==> flow/design.v <==
module BCD_to_7seg (in, out);
	input [3:0] in;
	output reg [7:0] out;
	always @(*) begin
		case (in)
			4'h0:    out <= 8'b10000001;  
			4'h1:    out <= 8'b11001111;  
			4'h2:    out <= 8'b10010010;  
			4'h3:    out <= 8'b10000110;  
			4'h4:    out <= 8'b11001100;  
			4'h5:    out <= 8'b10100100;  
			4'h6:    out <= 8'b10100000;  
			4'h7:    out <= 8'b10001111;  
			4'h8:    out <= 8'b10000100;  
			4'h9:    out <= 8'b10000100;  
			4'ha:    out <= 8'b10001000;  
			4'hb:    out <= 8'b11100000;  
			4'hc:    out <= 8'b10110001;  
			4'hd:    out <= 8'b11000010;  
			4'he:    out <= 8'b10110000;  
			4'hf:    out <= 8'b10111000;  
			default: out <= 8'b11111111;  
		endcase
	end
endmodule
module decoder_8 (in, out);
	input  [2:0] in;
	output [7:0] out;
	assign out[0] = ~in[2] & ~in[1] & ~in[0];
	assign out[1] = ~in[2] & ~in[1] &  in[0];
	assign out[2] = ~in[2] &  in[1] & ~in[0];
	assign out[3] = ~in[2] &  in[1] &  in[0];
	assign out[4] =  in[2] & ~in[1] & ~in[0];
	assign out[5] =  in[2] & ~in[1] &  in[0];
	assign out[6] =  in[2] &  in[1] & ~in[0];
	assign out[7] =  in[2] &  in[1] &  in[0];
endmodule
module dff_4(clk, d, q);
	input clk;
	input [3:0] d;
	output reg [3:0] q;
	always @(posedge clk) q <= d;
endmodule
module mux2 (select, true, false, out);
	input select, true, false;
	wire T_nand_S;
	wire not_S_nand_F;
	output out;
	assign T_nand_S     = ~(true & select);
	assign not_S_nand_F = ~(~select & false);
	assign out          = ~(T_nand_S & not_S_nand_F);
endmodule
module mux2_4 (select, true, false, out);
	input select;
	input [3:0] true, false;
	output [3:0] out;
	mux2 mux0 (select, true[0], false[0], out[0]);
	mux2 mux1 (select, true[1], false[1], out[1]);
	mux2 mux2 (select, true[2], false[2], out[2]);
	mux2 mux3 (select, true[3], false[3], out[3]);
endmodule
module mux8_4 (select, in, out);
	input [2:0] select;
	input [31:0] in;
	wire [3:0] A, B, C, D, E, F;
	output [3:0] out;
	mux2_4 muxA (select[0], in[ 7: 4], in[ 3: 0], A);  
	mux2_4 muxB (select[0], in[15:12], in[11: 8], B);
	mux2_4 muxC (select[0], in[23:20], in[19:16], C);
	mux2_4 muxD (select[0], in[31:28], in[27:24], D);
	mux2_4 muxE (select[1], B, A, E);
	mux2_4 muxF (select[1], D, C, F);
	mux2_4 muxG (select[2], F, E, out);
endmodule
module regfile_4 (clk, data, load, position, out);
	input clk;
	input [3:0] data;
	input load;
	input [2:0] position;
	wire [7:0] address;  
	wire [31:0] D, Q;    
	output [3:0] out;
	decoder_8 decoder (position, address);
	mux2_4 m0 (load & address[0], data, Q[ 3: 0], D[ 3: 0]); 
	mux2_4 m1 (load & address[1], data, Q[ 7: 4], D[ 7: 4]); 
	mux2_4 m2 (load & address[2], data, Q[11: 8], D[11: 8]); 
	mux2_4 m3 (load & address[3], data, Q[15:12], D[15:12]); 
	mux2_4 m4 (load & address[4], data, Q[19:16], D[19:16]); 
	mux2_4 m5 (load & address[5], data, Q[23:20], D[23:20]); 
	mux2_4 m6 (load & address[6], data, Q[27:24], D[27:24]); 
	mux2_4 m7 (load & address[7], data, Q[31:28], D[31:28]); 
	dff_4 d0 (clk, D[ 3: 0], Q[ 3: 0]);
	dff_4 d1 (clk, D[ 7: 4], Q[ 7: 4]);
	dff_4 d2 (clk, D[11: 8], Q[11: 8]);
	dff_4 d3 (clk, D[15:12], Q[15:12]);
	dff_4 d4 (clk, D[19:16], Q[19:16]);
	dff_4 d5 (clk, D[23:20], Q[23:20]);
	dff_4 d6 (clk, D[27:24], Q[27:24]);
	dff_4 d7 (clk, D[31:28], Q[31:28]);
	mux8_4 mux_out (position, Q, out);
endmodule
module segReg (clk, in, out);
	input clk;
	input [7:0] in;
	wire [3:0] reg_out;
	output [7:0] out;
	regfile_4 register (clk, in[3:0], in[4], in[7:5], reg_out); 
	BCD_to_7seg translator (reg_out, out);
endmodule
# [Tool chain data of segReg]
# The steps from the RTL of segReg to its reports follow in flow order.
# Lines are those of the file above, counted from 1.
# Operators carry their Yosys type and port widths (W data, S select, Z words).
# Library cell names are shortened.
# Not given: -
[inputs] design="segReg" clk_port="clk" cell_library="sky130hd" pvt_corner="tt_025C_1v80"

# [Word level]
# Counts by Yosys on the flattened word-level netlist (proc, flatten, opt, wreduce; memories kept). Register bits leave out memories and registers merged into their read ports (data or address); mux counts leave out enables and synchronous resets folded into registers. Print and check cells are left out. Cells with the same type and inputs are merged into one.
# Yosys's memory passes give these memory sizes; they may raise the number of words (mostly to a power of two), join words into wider ones and drop unused or constant bits.
[word_totals] rom_bits=112 n_memories=1 reg_bits=32 out_inout_bits=8
[classes] bitwise=391
[mem_list] memory="(name not given)" words=16 width=7 read_ports=1 wr=0 line=5 rtl="case (in)"
[ops] cell="$and A1 B1 Y1" count=200
[ops] cell="$not A1 Y1" count=191

# [Logic depth]
# Depth = most cells in a row (Yosys ltp): at word level without a register or memory, in the mapped netlist without a sequential cell, where the memories' decode and read muxes count.
[depth] depth_word=13 ABC_AREA=0 depth_mapped=8

# [Synthesis result]
# The flow's flattened synthesis, as Yosys stat reports it; memories are mapped. The netlist is that of the ABC_AREA named above (0 if unset); the other value can give another one.
[synth_totals] cells=95 sequential_area_um2=960.9 synth_area_um2=1604.0 ffs=32
[types] cell_type="edfxtp_1" count=32
[types] cell_type="mux4_2" count=5
[types] cell_type="mux4_1" count=3
[types] cell_type="ha_1" count=6
[types] cell_type="mux2i_4" count=2
[types] cell_type="mux2i_1" count=4
[types] cell_type="mux2_2" count=3
[types] cell_type="nor2_1" count=8
[types] cell_type="mux2i_2" count=2
[types] cell_type="a22o_1" count=3
[types] cell_type="buf_6" count=2
[types] cell_type="nand2b_1" count=3
[types] cell_type="buf_4" count=2
[types] cell_type="inv_1" count=4
[types] cell_type="nor3b_1" count=2
[types] cell_type="a211oi_2" count=1
[types] cell_type="buf_2" count=2
[types] cell_type="nor3_1" count=2
# Other cell types: 8; their cells: 9.
# The figures by module come from a second, unflattened synthesis with its own total; it is not the netlist above.
[unflattened] hier_cells=143 hier_area_um2=1938.1
# Each row is one instance without its submodules.
[modules] module="mux2" mod_seq_area_um2=0.0 area_um2=15.0 n_inst=60 n_cells=1
[modules] module="dff_4" mod_seq_area_um2=80.1 area_um2=80.1 n_inst=8 n_cells=4
[modules] module="BCD_to_7seg" mod_seq_area_um2=0.0 area_um2=281.5 n_inst=1 n_cells=35
[modules] module="decoder_8" mod_seq_area_um2=0.0 area_um2=65.1 n_inst=1 n_cells=8
[modules] module="regfile_4" mod_seq_area_um2=0.0 area_um2=50.0 n_inst=1 n_cells=8
[modules] module="mux2_4" mod_seq_area_um2=0.0 area_um2=0.0 n_inst=15 n_cells=0
[modules] module="mux8_4" mod_seq_area_um2=0.0 area_um2=0.0 n_inst=1 n_cells=0
[modules] module="segReg" mod_seq_area_um2=0.0 area_um2=0.0 n_inst=1 n_cells=0

# [Path before layout]
# Source: OpenSTA report_checks on the synthesized netlist (no wires, ideal clock, input and output delay 20% of the period each), path of least setup slack; recovery checks are left aside. Register names are those of the netlist, which keeps one name where synthesis merged equal registers.
[synth_path] path_kind="input-to-output" from="input port in[5]" to="output port out[0]" path_stages=7 output_delay_ns=0.660 slack_ns=0.177 path_buffers=1 arrival_time_ns=2.463 path_delay_ns=1.803 period_ns=3.3 period_less_setup_slack_ns=3.123
# "path_delay_ns" is the arrival time less input delay plus setup time.
# A path that ends at an output port has no setup time.
# "path_stages": output pins that drive a net of the path, with the launching flip-flop's if there is one; two outputs of one cell count as two.
# "period_less_setup_slack_ns" = period - worst setup slack (recovery checks aside). The figure is calculated, with input and output delays left at 20% of the set period.
# Between the ends stands the longest chain of elaborated cells between them, by number of cells; it is not shown to be the way that was timed. Of several equally long chains one is given.
# Each line given opens the expression or statement behind the cell; cells for indexed reads and writes are added by Yosys, which also makes memories of some case tables.
# The chain passes a memory read, where the word-level depth is cut; so it can be longer than that depth.
[synth_via] cell_sequence="buf_4 > mux4_2 > mux2i_2 > inv_1 > ha_1 > mux2_2 > a22o_1" elab_chain_len=14 cone_cells=170
[synth_lines] element="start, declared" line=104 rtl="input [7:0] in;"
[synth_lines] element="$not A1 Y1" line=50 rtl="assign not_S_nand_F = ~(~select & false);"
[synth_lines] element="$and A1 B1 Y1" line=50
[synth_lines] element="$not A1 Y1" line=50
[synth_lines] element="$and A1 B1 Y1" line=51 rtl="assign out = ~(T_nand_S & not_S_nand_F);"
[synth_lines] element="$not A1 Y1" line=51
[synth_lines] element="$and A1 B1 Y1" line=49 rtl="assign T_nand_S = ~(true & select);"
[synth_lines] element="$not A1 Y1" line=49
[synth_lines] element="$and A1 B1 Y1" line=51
[synth_lines] element="$not A1 Y1" line=51
[synth_lines] element="$and A1 B1 Y1" line=49
[synth_lines] element="$not A1 Y1" line=49
[synth_lines] element="$and A1 B1 Y1" line=51
[synth_lines] element="$not A1 Y1" line=51
[synth_lines] element="$mem_v2 Z16 W7" line=5 rtl="case (in)"
[synth_lines] element="end, declared" line=106 rtl="output [7:0] out;"

# [Timing after layout]
# From the final timing report of flow run A: the path of least setup slack in the routed layout; clock arrival at registers is part of the times.
[layout_path] path_kind="input-to-output" from="input port in[5]" to="output port out[0]" arrival_time_ns=2.30 period_ns=2.69 slack_ns=-0.14 output_delay_ns=0.54 path_buffers=3 path_stages=9
# Between the ends stands the longest chain of elaborated cells between them, by number of cells; it is not shown to be the way that was timed. Of several equally long chains one is given.
# The chain passes a memory read, where the word-level depth is cut; so it can be longer than that depth.
[layout_via] cell_sequence="buf_12 > mux4_2 > mux2i_4 > buf_6 > inv_4 > ha_4 > mux2_4 > a22o_1 > buf_2" elab_chain_len=14 cone_cells=170
[layout_lines] element="start, declared" line=104 rtl="input [7:0] in;"
[layout_lines] element="$not A1 Y1" line=50 rtl="assign not_S_nand_F = ~(~select & false);"
[layout_lines] element="$and A1 B1 Y1" line=50
[layout_lines] element="$not A1 Y1" line=50
[layout_lines] element="$and A1 B1 Y1" line=51 rtl="assign out = ~(T_nand_S & not_S_nand_F);"
[layout_lines] element="$not A1 Y1" line=51
[layout_lines] element="$and A1 B1 Y1" line=49 rtl="assign T_nand_S = ~(true & select);"
[layout_lines] element="$not A1 Y1" line=49
[layout_lines] element="$and A1 B1 Y1" line=51
[layout_lines] element="$not A1 Y1" line=51
[layout_lines] element="$and A1 B1 Y1" line=49
[layout_lines] element="$not A1 Y1" line=49
[layout_lines] element="$and A1 B1 Y1" line=51
[layout_lines] element="$not A1 Y1" line=51
[layout_lines] element="$mem_v2 Z16 W7" line=5 rtl="case (in)"
[layout_lines] element="end, declared" line=106 rtl="output [7:0] out;"

==> runs of segReg <==
Module segReg, platform sky130hd: 2 stored runs of the flow (Yosys, OpenROAD) with differing settings, in no particular order. Input and output delays are each 20% of the period that was set; the output load is 0.01 pF.
"achieved_period_ns" means the clock period less the worst setup slack. The figure is calculated, with input and output delays left at 20% of the set period.
"worstPathTime_ns" = time allowed to the worst setup path (clock period - input delay - output delay, where it has them) - its slack; a late launch clock adds to it, a late capture clock takes from it.
"power.total_uw" rests on the timing tool's default activity at the inputs, not on a simulated workload.

[flow] flow run A: files
==> flow/run.sh <==
#!/bin/bash
# the make line also repeats the synthesis and layout settings of config.mk as NAME=value (left out here)
make -C /OpenROAD-flow-scripts/flow DESIGN_CONFIG=/design/flow/config.mk WORK_HOME=/design/flow/orfs CLKGATE_MAP_FILE= finish
==> flow/config.mk <==
export PLATFORM = sky130hd
export DESIGN_NAME = segReg
export DESIGN_NICKNAME = segReg
export VERILOG_FILES = /design/flow/design.v
export SDC_FILE = /design/flow/constraint.sdc
export NUM_CORES = 4
export LEC_CHECK = 0
export CAP_MARGIN = 20
export CORE_ASPECT_RATIO = 0.53
export CORE_MARGIN = 2
export CORE_UTILIZATION = 28
export SLEW_MARGIN = 20
==> flow/constraint.sdc <==
create_clock -name core_clock -period 2.69 [get_ports {clk}]
set_input_delay 0.5380 -clock core_clock [delete_from_list [all_inputs] [get_ports {clk}]]
set_output_delay 0.5380 -clock core_clock [all_outputs]
set_load 0.01 [all_outputs]

[flow] flow run A: metrics
[metrics] synthArea_um2 = 1604.0
[metrics] achieved_period_ns = 2.834
[metrics] die_footprint_um2 = 6380.7
[metrics] setup_ws_ns = -0.144
[metrics] holdWs_ns = 0.872
[metrics] worstPathTime_ns = 1.76
[metrics] worst_setup_path_type = input-to-output
[metrics] power.total_uw = 1204
[metrics] finalCellArea_um2 = 2278.4
[metrics] post_route_util_pct = 42.6
[metrics] setupTns_ns = -0.488

[flow] flow run B: files
==> flow/run.sh <==
#!/bin/bash
# the make line also repeats the synthesis and layout settings of config.mk as NAME=value (left out here)
make -C /OpenROAD-flow-scripts/flow DESIGN_CONFIG=/design/flow/config.mk WORK_HOME=/design/flow/orfs CLKGATE_MAP_FILE= finish
==> flow/config.mk <==
export PLATFORM = sky130hd
export DESIGN_NAME = segReg
export DESIGN_NICKNAME = segReg
export VERILOG_FILES = /design/flow/design.v
export SDC_FILE = /design/flow/constraint.sdc
export NUM_CORES = 4
export LEC_CHECK = 0
export ABC_AREA = 1
export CAP_MARGIN = 20
export CORE_ASPECT_RATIO = 0.51
export CORE_MARGIN = 2
export CORE_UTILIZATION = 16
export CTS_CLUSTER_SIZE = 92
export GPL_ROUTABILITY_DRIVEN = 0
export GPL_TIMING_DRIVEN = 1
export PLACE_DENSITY_LB_ADDON = 0.05
export SETUP_SLACK_MARGIN = -0.06
export SLEW_MARGIN = 30
==> flow/constraint.sdc <==
create_clock -name core_clock -period 3.54 [get_ports {clk}]
set_input_delay 0.7080 -clock core_clock [delete_from_list [all_inputs] [get_ports {clk}]]
set_output_delay 0.7080 -clock core_clock [all_outputs]
set_load 0.01 [all_outputs]

[flow] flow run B: metrics
[metrics] synthArea_um2 = 1854.3
[metrics] achieved_period_ns = 3.390
[metrics] die_footprint_um2 = 12515.8
[metrics] setup_ws_ns = 0.150
[metrics] holdWs_ns = 1.135
[metrics] worstPathTime_ns = 1.97
[metrics] worst_setup_path_type = input-to-output
[metrics] power.total_uw = 1064
[metrics] finalCellArea_um2 = 2479.9
[metrics] post_route_util_pct = 21.6
[metrics] setupTns_ns = 0.000
